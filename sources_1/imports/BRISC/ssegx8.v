==> flow/design.v <==
`timescale 1ns / 1ps
module ssegx8(
    input CLK,
    input debug,
    input [31:0] VALUE,
    output reg [7:0] SSEG_CA,
    output reg [7:0] SSEG_AN
    );
reg [20:0] digit_counter;
reg [3:0] digits;
always @(posedge CLK)
begin
    if(debug == 1) begin
	   digit_counter<=digit_counter+1;
	   case (digits)
            0:SSEG_CA = 8'b11000000;
            1:SSEG_CA = 8'b11111001;
            2:SSEG_CA = 8'b10100100; 
            3:SSEG_CA = 8'b10110000;
            4:SSEG_CA = 8'b10011001; 
            5:SSEG_CA = 8'b10010010; 
            6:SSEG_CA = 8'b10000010; 
            7:SSEG_CA = 8'b11111000; 
            8:SSEG_CA = 8'b10000000;
            9:SSEG_CA = 8'b10010000;
            10:SSEG_CA=~8'b11110111; 
            11:SSEG_CA=~8'b11111100; 
            12:SSEG_CA=~8'b10111001; 
            13:SSEG_CA=~8'b11011110; 
            14:SSEG_CA=~8'b11111001; 
            15:SSEG_CA=~8'b11110001;    
        endcase
        case (digit_counter[2:0])
            0 : begin
                    SSEG_AN=8'b01111111;
                    digits<=VALUE[31:28];
                end
            1 : begin
                    SSEG_AN=8'b10111111;
                    digits<=VALUE[27:24];
                end
            2 : begin
                    SSEG_AN=8'b11011111;
                    digits<=VALUE[23:20];
                end
            3 : begin
                    SSEG_AN=8'b11101111;
                    digits<=VALUE[19:16];
                end		
            4 : begin
                    SSEG_AN=8'b11110111;
                    digits<=VALUE[15:12];
                end
            5 : begin
                    SSEG_AN=8'b11111011;
                    digits<=VALUE[11:8];
                end
            6 : begin
                    SSEG_AN=8'b11111101;
                    digits<=VALUE[7:4];
                end
            7 : begin
                    SSEG_AN=8'b11111110;
                    digits<=VALUE[3:0];
                end        		
            endcase	
        end
        else begin
            digit_counter<=digit_counter+1;
	        case (digits)
            0:SSEG_CA = 8'b11000000;
            1:SSEG_CA = 8'b11111001;
            2:SSEG_CA = 8'b10100100; 
            3:SSEG_CA = 8'b10110000;
            4:SSEG_CA = 8'b10011001; 
            5:SSEG_CA = 8'b10010010; 
            6:SSEG_CA = 8'b10000010; 
            7:SSEG_CA = 8'b11111000; 
            8:SSEG_CA = 8'b10000000;
            9:SSEG_CA = 8'b10010000;
            10:SSEG_CA=~8'b11110111; 
            11:SSEG_CA=~8'b11111100; 
            12:SSEG_CA=~8'b10111001; 
            13:SSEG_CA=~8'b11011110; 
            14:SSEG_CA=~8'b11111001; 
            15:SSEG_CA=~8'b11110001;    
        endcase
        case (digit_counter[16:14])
            0 : begin
                    SSEG_AN=8'b01111111;
                    digits<=VALUE[31:28];
                end
            1 : begin
                    SSEG_AN=8'b10111111;
                    digits<=VALUE[27:24];
                end
            2 : begin
                    SSEG_AN=8'b11011111;
                    digits<=VALUE[23:20];
                end
            3 : begin
                    SSEG_AN=8'b11101111;
                    digits<=VALUE[19:16];
                end		
            4 : begin
                    SSEG_AN=8'b11110111;
                    digits<=VALUE[15:12];
                end
            5 : begin
                    SSEG_AN=8'b11111011;
                    digits<=VALUE[11:8];
                end
            6 : begin
                    SSEG_AN=8'b11111101;
                    digits<=VALUE[7:4];
                end
            7 : begin
                    SSEG_AN=8'b11111110;
                    digits<=VALUE[3:0];
                end        		
            endcase	
        end
end
endmodule
## Tool chain data of ssegx8

The steps from the RTL of ssegx8 to its reports follow in flow order.
Lines are those of the file above, counted from 1.
Library cell names are shortened.
A cell with -- has no value.

| inputs | value |
|---|---|
| design top | ssegx8 |
| clock input | CLK |
| library | sky130hd |
| timing corner | tt_025C_1v80 |

## Word level

Yosys after proc, flatten, opt, wreduce and memory -nomap, before mapping. Enables and synchronous resets that opt folds into registers are not counted as muxes. Memory bits, and registers merged into a memory's read port (data or address), are not among the register bits. Print and check cells are not counted.
Yosys's memory passes give these memory sizes; they may raise the number of words (mostly to a power of two), join words into wider ones and drop unused or constant bits.

| cells by class | value |
|---|---|
| reduce/logical cells | 2 |
| muxes and demuxes | 7 |
| add/sub/neg operators | 1 |
| bitwise gates (word level) | 0 |
| multiply operators | 0 |
| order comparisons | 0 |
| shift-type cells | 0 |
| equal/unequal tests | 14 |
| div/mod/pow operators | 0 |

Operator list:

| kind | count |
|---|---|
| 8-bit case mux with 8-bit select | 2 |
| 4-bit case mux with 8-bit select | 2 |
| 3-bit equality test with constant B | 8 |
| 21-bit by 1-bit adder with 21-bit output with constant B | 1 |
| 8-bit two-way mux | 2 |
| 3-bit by 2-bit equality test with 1-bit output with constant B | 4 |
| 3-bit by 1-bit equality test with 1-bit output with constant B | 2 |
| 3-bit zero test | 2 |
| 4-bit two-way mux | 1 |

| storage and ports | value |
|---|---|
| latch bits | 0 |
| word width x clocked read ports | 16 |
| RAM bits | 0 |
| word-level cells | 29 |
| memories kept | 2 |
| ROM bits | 256 |
| bits in registers | 37 |
| input port bits | 34 |

Memories:

| memory | depth | width | rd ports | write ports | RTL line | source |
|---|---|---|---|---|---|---|
| (no name shown) | 16 | 8 | 1 | 0 | 15 | `case (digits)` |
| (no name shown) | 16 | 8 | 1 | 0 | 70 | `case (digits)` |

## Depth

Depth = most cells in a row (Yosys ltp): at word level without a register or memory, in the mapped netlist without a sequential cell, where the memories' decode and read muxes count.

| depth | value |
|---|---|
| depth after elaboration | 3 |
| ABC_AREA | 0 |
| depth in mapped cells | 12 |
| mapped depth without buffers | 11 |

## Mapped cells and area

Yosys stat after the flow's synthesis: flattened, memories mapped to cells. It holds for the ABC_AREA given above (unset counts as 0); a run with the other value may have another netlist.
The area totals of this step are shown rounded.

Cell types:

| type | count | area in all (um^2) |
|---|---|---|
| dfxtp_1 | 41 | 820.787 |
| ha_1 | 12 | 150.144 |
| mux2i_1 | 12 | 120.115 |
| xnor2_1 | 10 | 87.584 |
| buf_6 | 6 | 67.565 |
| inv_1 | 15 | 56.304 |
| mux4_2 | 2 | 45.043 |
| nand3_1 | 9 | 45.043 |
| xor2_1 | 5 | 43.792 |
| nor2_1 | 10 | 37.536 |
| nand2_1 | 9 | 33.782 |
| o22ai_1 | 5 | 31.28 |
| a221o_1 | 3 | 30.029 |
| a221oi_2 | 2 | 30.029 |
| a22oi_1 | 4 | 30.029 |
| nor3_1 | 6 | 30.029 |
| o32a_1 | 3 | 30.029 |
| a221oi_1 | 3 | 26.275 |

Not listed: further types 36, cells in them 60.

| mapped netlist | value |
|---|---|
| cells in the netlist | 217 |
| flip-flops | 41 |
| synthesis area | 2,150 um^2 |
| area of sequential cells | 820.8 um^2 |
| buffer cells | 13 |

## Path before layout

OpenSTA on the mapped netlist: ideal clock, no wires. The path of least setup slack (recovery checks aside). Input and output delay are each 20% of the period. Register names are those of the netlist, which keeps one name where synthesis merged equal registers.

| timing path after synthesis | value |
|---|---|
| path type | flip-flop to flip-flop |
| start | register digit_counter[1] |
| end | register (name not given) |
| clock period | 2.59 ns |
| arrival | 2.321 ns |
| driving pins on the path | 12 |
| library setup time | 0.115 ns |
| slack | 0.153 ns |
| delay of the path | 2.436 ns |
| period reached after synthesis | 2.437 ns |

"delay of the path" is the arrival time less input delay plus setup time.
"driving pins on the path": output pins that drive a net of the path, with the launching flip-flop's if there is one; two outputs of one cell count as two.
"period reached after synthesis" = period - worst setup slack (recovery checks aside). The figure is calculated, with input and output delays left at 20% of the set period.

| between the ends, after synthesis | value |
|---|---|
| cell sequence | dfxtp_1 -> inv_1 -> ha_1 -> buf_2 -> or3_1 -> o221ai_1 -> o31a_1 -> inv_1 -> ha_1 -> inv_1 -> nand2_1 -> a31o_1 |

Ends and longest elaborated chain, after synthesis:

| element | RTL line | source |
|---|---|---|
| start, declared | 9 | `reg [20:0] digit_counter;` |
| start, assigned | 14 | `digit_counter<=digit_counter+1;` |
| start, assigned | 69 | `digit_counter<=digit_counter+1;` |

Chain of elaborated cells between the ends: none given.

## Worst path after layout

Path of least setup slack in the final report of job 1 (OpenROAD, finished layout, wires in). Where an end is a register, its clock arrival counts in the times.

| timing path after layout | value |
|---|---|
| path type | flip-flop to flip-flop |
| start | register digit_counter[1] |
| end | register (name not given) |
| library setup time | 0.10 ns |
| arrival | 3.13 ns |
| slack | 0.57 ns |
| clock period | 3.52 ns |
| driving pins on the path | 12 |

| between the ends, after layout | value |
|---|---|
| cell sequence | dfxtp_1 -> inv_1 -> ha_1 -> nor2_1 -> a221o_1 -> o21ai_0 -> a221oi_2 -> inv_1 -> ha_1 -> inv_1 -> nand2_1 -> a31o_1 |

Ends and longest elaborated chain, after layout:

| element | RTL line | source |
|---|---|---|
| start, declared | 9 | `reg [20:0] digit_counter;` |
| start, assigned | 14 | `digit_counter<=digit_counter+1;` |
| start, assigned | 69 | `digit_counter<=digit_counter+1;` |

Chain of elaborated cells between the ends: none given.

Hand-over note for ssegx8

Measured results for ssegx8: 2 stored runs of the Yosys and OpenROAD flow on sky130hd. The settings differ; the order carries no meaning. The constraints put input and output delay at 20% of the set period each and load the outputs with 0.01 pF.
"period achieved" is the run's clock period less its worst setup slack. It is reckoned from that one timing run; input and output delays stay at 20% of the period that was set.
By "total power after layout" is meant OpenSTA's value without simulated activity: inputs other than the clock are taken to toggle once in ten clock periods, and the tool carries that through the logic.
Measured values are rounded.
Settings: . = not set for that run.

| run | period_ns | CORE_UTILIZATION | SETUP_SLACK_MARGIN | PLACE_DENSITY | HOLD_SLACK_MARGIN | CTS_CLUSTER_DIAMETER | CAP_MARGIN | MAX_ROUTING_LAYER | CORE_MARGIN | SLEW_MARGIN | CELL_PAD_IN_SITES_GLOBAL_PLACEMENT | CELL_PAD_IN_SITES_DETAIL_PLACEMENT | TNS_END_PERCENT | GPL_TIMING_DRIVEN | Yosys chip area after synthesis (um^2) | total die area (um^2) | final utilization (%) | setup slack of the worst path (ns) | final setup TNS (ns) | total power after layout (mW) | period achieved (ns) |
|---|---|---|---|---|---|---|---|---|---|---|---|---|---|---|---|---|---|---|---|---|---|
| job 1 | 3.52 | 54 | -0.04 | 0.85 | 0.08 | 191 | 40 | met4 | 2 | 20 | . | . | . | . | 2,150 | 4,501 | 72.5 | 0.573 | 0.000 | 0.9451 | 2.947 |
| job 2 | 3.57 | 17 | . | 0.83 | 0.13 | 200 | 20 | met5 | 5 | 20 | 0 | 2 | 30 | 1 | 2,150 | 14,990 | 23.6 | 0.277 | 0.000 | 1.228 | 3.293 |

End of note.
