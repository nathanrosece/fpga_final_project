==> flow/design.v <==
`timescale 1ns / 1ps
module out_mux(
    input CLK,
    input [3:0] port_sel,
    input out_write_en,
    input [15:0] data_out,
    output reg [15:0] port0=0,
    output reg [15:0] port1=0,
    output reg [15:0] port2=0
    );
    always @(posedge CLK)
        begin
        if (out_write_en==1)
            begin
                case(port_sel)
                0: begin
                   port0=data_out;
                   port1=port1;
                   port2=port2;
                   end
                1: begin
                   port0=port0;
                   port1=data_out;
                   port2=port2;
                   end
                2: begin
                   port0=port0;
                   port1=port1;
                   port2=data_out;
                   end       
                default: begin
                   port0=port0;
                   port1=port1;
                   port2=port2;
                   end   
                endcase 
           end
        else 
            begin
                port0=port0;
                port1=port1;
                port2=port2;
            end                  
    end                    
endmodule
# [From RTL to reports: out_mux]
# What the tools print for out_mux, step after step.
# Lines are those of the file above, counted from 1.
# Library cell names are shortened.
# Not given: -
[design] top_module="out_mux" clk_port="CLK" cell_library="sky130hd" corner="tt_025C_1v80"

# [Elaborated design]
# Yosys after proc, flatten, opt, wreduce and memory -nomap, before mapping. Enables and synchronous resets that opt folds into registers are not counted as muxes. Memory bits, and registers merged into a memory's read port (data or address), are not among the register bits. Print and check cells are not counted. Equal cells are merged and count once.
[bits] register_bits=48 latchBits=0 mem_bits_rw=0 mem_bits_ro=0 clocked_rd_ports_x_width=0 memories=0 input_bits=22 output_inout_bits=48
[op_classes] addsub=0 n_mul=0 div=0 n_cmp=0 equal=2 shifts=0 muxes=0 n_logic=0 n_reduce_logical=4
[op_table] cell="AND reduction 2 bit" count=3
[op_table] cell="== test 4 x 1 -> 1 bit (second input constant)" count=1
[op_table] cell="== test 4 x 2 -> 1 bit (second input constant)" count=1
[op_table] cell="zero test 4 bit" count=1

# [Logic depth]
# Depth = most cells in a row (Yosys ltp): at word level without a register or memory, in the mapped netlist without a sequential cell, where the memories' decode and read muxes count.
[depth] ltp_word=2 ABC_AREA=0 mapped_depth=2 depth_no_buf=2

# [Mapped cells and area]
# Yosys stat after the flow's synthesis: flattened, memories mapped to cells. It holds for the ABC_AREA given above (unset counts as 0); a run with the other value may have another netlist.
# The area totals of this step are shown rounded.
[types] type="edfxtp_1" count=48 area_total_um2=1.44E+03
[types] type="nor4_2" count=2 area_total_um2=25.024
[types] type="nor4b_4" count=1 area_total_um2=23.773
[types] type="nand2b_4" count=1 area_total_um2=13.763
[types] type="nand2_1" count=1 area_total_um2=3.754
[mapped] cells=53 synth_area_mm2=0.00151 seqArea_mm2=0.00144 ff_cells=48 n_buf=0

# [Timing after synthesis]
# Path of least setup slack by OpenSTA after synthesis, without wires, with an ideal clock, recovery checks aside; 20% of the period is set as input and as output delay. Where synthesis merged equal registers, the netlist keeps one of their names.
[synth_timing] path_type="input to register" start="input port port_sel[1]" end="register port0[0]" tclk_ns=2.37 input_delay_ns=0.474 setup_ns=0.400 t_first_pin_ns=0.474 arrival_ns=1.538 required_ns=1.970 slack_ns=0.431 path_delay_ns=1.464 path_stages=2 path_buffers=0 synth_period_reached_ns=1.939
# "path_delay_ns" = arrival - input delay + setup time.
# "path_stages" counts driving pins, that of a launching flip-flop among them; a cell with two outputs on the path counts twice.
# "synth_period_reached_ns" is the clock period less the worst setup slack; recovery checks do not enter. This is arithmetic on one report: input and output delays are still those of the set period (20% each).
# The rows between start and end are the longest chain of elaborated cells between them; the timing report does not say that the signal goes this way. Where chains are equally long, one stands for them.
# A line is the first line of the expression or statement that the cell stems from. Yosys adds cells for indexed reads and writes and turns some case tables into memories.
# A register here has more assigning lines than the two given.
[synth_between] cell_sequence="nand2b_4 -> nor4_2" elab_chain_cells=2
[synth_lines] element="from (decl)" line=4 rtl="input [3:0] port_sel,"
[synth_lines] element="zero test 4 bit" line=15 rtl="case(port_sel)"
[synth_lines] element="AND reduction 2 bit"
[synth_lines] element="to (assign)" line=17 rtl="port0=data_out;"
[synth_lines] element="to (assign)" line=22 rtl="port0=port0;"
[synth_lines] element="to (decl)" line=7 rtl="output reg [15:0] port0=0,"

# [Worst path after layout]
# Path of least setup slack in the final report of flow run 1 (OpenROAD, finished layout, wires in). Where an end is a register, its clock arrival counts in the times.
[layout_timing] path_type="input to register" start="input port port_sel[3]" end="register port0[2]" tclk_ns=2.97 input_delay_ns=0.59 setup_ns=0.28 t_first_pin_ns=0.59 arrival_ns=2.04 required_ns=2.97 slack_ns=0.93 path_stages=3 path_buffers=2
# The rows between start and end are the longest chain of elaborated cells between them; the timing report does not say that the signal goes this way. Where chains are equally long, one stands for them.
# A register here has more assigning lines than the two given.
[layout_between] cell_sequence="clkdlybuf4s50_1 -> nor4_4 -> buf_6" elab_chain_cells=2
[layout_lines] element="from (decl)" line=4 rtl="input [3:0] port_sel,"
[layout_lines] element="zero test 4 bit" line=15 rtl="case(port_sel)"
[layout_lines] element="AND reduction 2 bit"
[layout_lines] element="to (assign)" line=17 rtl="port0=data_out;"
[layout_lines] element="to (assign)" line=22 rtl="port0=port0;"
[layout_lines] element="to (decl)" line=7 rtl="output reg [15:0] port0=0,"

# Flow measurements of out_mux on sky130hd: 2 stored runs with different settings, listed in no order. Input and output delays are each 20% of the period that was set; the output load is 0.01 pF.
# "clock_period_reached_ns" is the run's clock period less its worst setup slack. It is reckoned from that one timing run; input and output delays stay at 20% of the period that was set.
# "critical_path_time_ns" = time allowed to the worst setup path (clock period - input delay - output delay, where it has them) - its slack; a late launch clock adds to it, a late capture clock takes from it.
# "design_power_mw": no workload was simulated; the value follows from the tool's default switching activity.
# Values from the reports are rounded here.
run="flow run 1" settings period_ns=2.97 CORE_UTILIZATION=38 SETUP_SLACK_MARGIN=0.78 PLACE_DENSITY=0.85 CELL_PAD_IN_SITES_GLOBAL_PLACEMENT=0 CELL_PAD_IN_SITES_DETAIL_PLACEMENT=0 ABC_AREA=0 GPL_TIMING_DRIVEN=0 CTS_CLUSTER_DIAMETER=350 SLEW_MARGIN=15 MAX_ROUTING_LAYER="met4" CAP_MARGIN=20 CORE_MARGIN=2
run="flow run 1" results yosys_chip_area_mm2=0.00151 die_mm2=0.00449 finalCellArea_mm2=0.00243 post_route_util_pct=65.0 ws_setup_ns=0.929 setupTns_ns=0.000 final_hold_ws_ns=0.904 design_power_mw=1.29 clock_period_reached_ns=2.041 critical_path_time_ns=1.45 worstPathKind="input to register"
run="flow run 2" settings period_ns=1.32 CORE_UTILIZATION=19 SETUP_SLACK_MARGIN=0.19 PLACE_DENSITY_LB_ADDON=0.23 CORE_MARGIN=9 ABC_AREA=0 GPL_ROUTABILITY_DRIVEN=0 CTS_CLUSTER_SIZE=17 CTS_CLUSTER_DIAMETER=302 CAP_MARGIN=20 SLEW_MARGIN=20
run="flow run 2" results yosys_chip_area_mm2=0.00151 die_mm2=0.0115 finalCellArea_mm2=0.00227 post_route_util_pct=29.3 ws_setup_ns=0.187 setupTns_ns=0.000 final_hold_ws_ns=0.501 design_power_mw=2.70 clock_period_reached_ns=1.133 critical_path_time_ns=0.87 worstPathKind="register to output"
