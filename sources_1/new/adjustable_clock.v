==> flow/design.v <==
`timescale 1ns / 1ps
module adjustable_clock(
        input CLK,
        input [15:0] SW,
        output reg SCLK
    );
    reg SCLK=1,PCLK=1;
    reg [31:0] count=0; 
    reg [15:0] counter=0;
    always @(posedge CLK) begin
        counter<=counter+1;
        if (count<(50000000>>SW[14:12]))
            count<=count+SW[15];
        else
            begin
                SCLK<=!SCLK;
                count<=0;
            end                              
    end 
endmodule
==> Reports on adjustable_clock <==
Tool output for the design above, in the order of the flow.
Lines are those of the file above, counted from 1.
{ "setup": {"design": "adjustable_clock", "clk_port": "CLK", "library": "sky130hd", "pvt_corner": "tt_025C_1v80"} }

==> After elaboration <==
Source: Yosys, flattened and elaborated, memories not mapped. Widths are those after wreduce; folded enables and synchronous resets count as part of the registers. Registers that Yosys merges into a memory's read port (data or address) are not register bits. Print and check cells do not count. Equal cells are merged and count once.
{ "word_totals": {"in_bits": 17, "ff_bits": 33, "elab_cells": 6} }
{ "op_classes": {"n_addsub": 1, "cmp": 1, "shift": 1, "reduce_logical": 1} }
{ "op_table": {"columns": ["cell", "count"], "rows": [
  ["26-bit by 3-bit >> shifter with 32-bit output with constant A", 1],
  ["32-bit by 1-bit adder with 32-bit output", 1],
  ["32-bit less-than comparator", 1],
  ["1-bit zero test", 1]
]} }

==> Logic depth <==
Yosys ltp: most cells in a row. Word level: on the elaborated netlist, between registers, memories and ports. Mapped: between sequential cells and ports; inverters and the memories' decode and read muxes count.
{ "depth": {"word_depth": 2, "abc_area": 0, "depth_mapped": 12} }

==> After synthesis <==
Source: synth_stat.txt of the flow (Yosys; design flattened, memories mapped). It holds for the ABC_AREA given above (unset counts as 0); a run with the other value may have another netlist.
The area totals of this step are shown rounded.
{ "types": {"columns": ["type", "count"], "rows": [
  ["sky130_fd_sc_hd__dfxtp_1", 32],
  ["sky130_fd_sc_hd__ha_1", 27],
  ["sky130_fd_sc_hd__nor3_2", 20],
  ["sky130_fd_sc_hd__xor2_1", 15],
  ["sky130_fd_sc_hd__xnor2_1", 11],
  ["sky130_fd_sc_hd__nand2_1", 24],
  ["sky130_fd_sc_hd__nand3_1", 15],
  ["sky130_fd_sc_hd__nand4_1", 9],
  ["sky130_fd_sc_hd__and4_1", 5],
  ["sky130_fd_sc_hd__nor2_1", 11],
  ["sky130_fd_sc_hd__a21oi_1", 7],
  ["sky130_fd_sc_hd__buf_8", 2],
  ["sky130_fd_sc_hd__edfxtp_1", 1],
  ["sky130_fd_sc_hd__nor3_1", 6],
  ["sky130_fd_sc_hd__inv_1", 7],
  ["sky130_fd_sc_hd__buf_2", 5],
  ["sky130_fd_sc_hd__o21ai_0", 5],
  ["sky130_fd_sc_hd__a31oi_4", 1]
]} }
Other cell types: 24; their cells: 33.
{ "mapped": {"buffers": 8, "ff_cells": 33, "cells": 236, "mapped_area_mm2": 0.002198} }

==> Worst setup path after synthesis <==
OpenSTA on the mapped netlist: ideal clock, no wires. The path of least setup slack (recovery checks aside). Input and output delay are each 20% of the period. Register names are those of the netlist, which keeps one name where synthesis merged equal registers.
{ "synth_path": {"kind": "in2reg", "startpoint": "input SW[12]", "endpoint": "register SCLK", "slack_ns": 0.384, "path_buffers": 1, "in_delay_ns": 0.682, "stages": 10, "clock_period_ns": 3.41, "arrival_time_ns": 2.735, "path_delay_ns": 2.344, "launch_ns": 0.682, "period_less_setup_slack_ns": 3.026} }
"path_delay_ns" = arrival - input delay + setup time.
"stages": output pins that drive a net of the path, with the launching flip-flop's if there is one; two outputs of one cell count as two.
"period_less_setup_slack_ns" is the clock period less the worst setup slack; recovery checks do not enter. This is arithmetic on one report: input and output delays are still those of the set period (20% each).
The rows between start and end are the longest chain of elaborated cells between them; the timing report does not say that the signal goes this way. Where chains are equally long, one stands for them.
Each line given opens the expression or statement behind the cell; cells for indexed reads and writes are added by Yosys, which also makes memories of some case tables.
{ "synth_via": {"cell_sequence": "sky130_fd_sc_hd__clkbuf_1 sky130_fd_sc_hd__nor2_1 sky130_fd_sc_hd__nand2_1 sky130_fd_sc_hd__nand2_1 sky130_fd_sc_hd__ha_1 sky130_fd_sc_hd__and2_1 sky130_fd_sc_hd__nand4_1 sky130_fd_sc_hd__or4_4 sky130_fd_sc_hd__a31oi_4 sky130_fd_sc_hd__or2_1", "elab_chain_len": 2} }
{ "synth_lines": {"columns": ["element", "line_no", "rtl"], "rows": [
  ["start: declaration", 4, "input [15:0] SW,"],
  ["26-bit by 3-bit >> shifter with 32-bit output", 12, "if (count<(50000000>>SW[14:12]))"],
  ["32-bit less-than comparator", 12, null],
  ["end: assignment", 16, "SCLK<=!SCLK;"],
  ["end: declaration", 5, "output reg SCLK"]
]} }

==> Timing after layout <==
From the final timing report of job 2: the path of least setup slack in the routed layout; clock arrival at registers is part of the times.
{ "layout_path": {"kind": "in2reg", "startpoint": "input SW[12]", "endpoint": "register count[16]", "stages": 11, "clock_period_ns": 3.34, "path_buffers": 2, "slack_ns": 0.19, "arrival_time_ns": 3.42, "in_delay_ns": 0.67, "launch_ns": 0.67} }
The rows between start and end are the longest chain of elaborated cells between them; the timing report does not say that the signal goes this way. Where chains are equally long, one stands for them.
{ "layout_via": {"cell_sequence": "sky130_fd_sc_hd__clkdlybuf4s50_1 sky130_fd_sc_hd__nor2b_2 sky130_fd_sc_hd__nand2_1 sky130_fd_sc_hd__a21boi_0 sky130_fd_sc_hd__ha_1 sky130_fd_sc_hd__and3_1 sky130_fd_sc_hd__a221oi_1 sky130_fd_sc_hd__o221a_2 sky130_fd_sc_hd__a31oi_4 sky130_fd_sc_hd__buf_6 sky130_fd_sc_hd__a211oi_1", "elab_chain_len": 2} }
{ "layout_lines": {"columns": ["element", "line_no", "rtl"], "rows": [
  ["start: declaration", 4, "input [15:0] SW,"],
  ["26-bit by 3-bit >> shifter with 32-bit output", 12, "if (count<(50000000>>SW[14:12]))"],
  ["32-bit less-than comparator", 12, null],
  ["end: assignment", 13, "count<=count+SW[15];"],
  ["end: assignment", 17, "count<=0;"],
  ["end: declaration", 8, "reg [31:0] count=0;"]
]} }

# Flow runs of adjustable_clock

Measured data: module adjustable_clock, platform sky130hd, 2 stored runs of the flow under differing settings, order arbitrary. Input and output delays are each 20% of the period that was set; the output load is 0.01 pF.
"timing.worst_path_ns" = time allowed to the worst setup path (clock period - input delay - output delay, where it has them) - its slack; a late launch clock adds to it, a late capture clock takes from it.
The measured numbers are rounded.
[
  {
    "run": "job 1",
    "settings": { "period_ns": 3.82, "CORE_UTILIZATION": 52, "SETUP_SLACK_MARGIN": -0.22, "CORE_ASPECT_RATIO": 1.2, "CELL_PAD_IN_SITES_GLOBAL_PLACEMENT": 3, "TNS_END_PERCENT": 10, "GPL_ROUTABILITY_DRIVEN": 1, "MAX_ROUTING_LAYER": "met4", "CAP_MARGIN": 20, "CORE_MARGIN": 2, "SLEW_MARGIN": 20 },
    "outcome": "incomplete, placement halted on GPL-0301"
  },
  {
    "run": "job 2",
    "settings": { "period_ns": 3.34, "CORE_UTILIZATION": 70, "CAP_MARGIN": 20, "CORE_MARGIN": 2, "SLEW_MARGIN": 20 },
    "results": { "timing.worst_path_ns": 2.48, "timing.worst_path_kind": "in2reg", "die_footprint_mm2": 0.003605, "final_cell_area_mm2": 0.002537, "tns_setup_ns": 0.000, "utilization_pct": 83.8, "hold_ws_ns": 0.564, "synthesis_area_mm2": 0.002198, "timing.setup.ws_ns": 0.187 }
  }
]
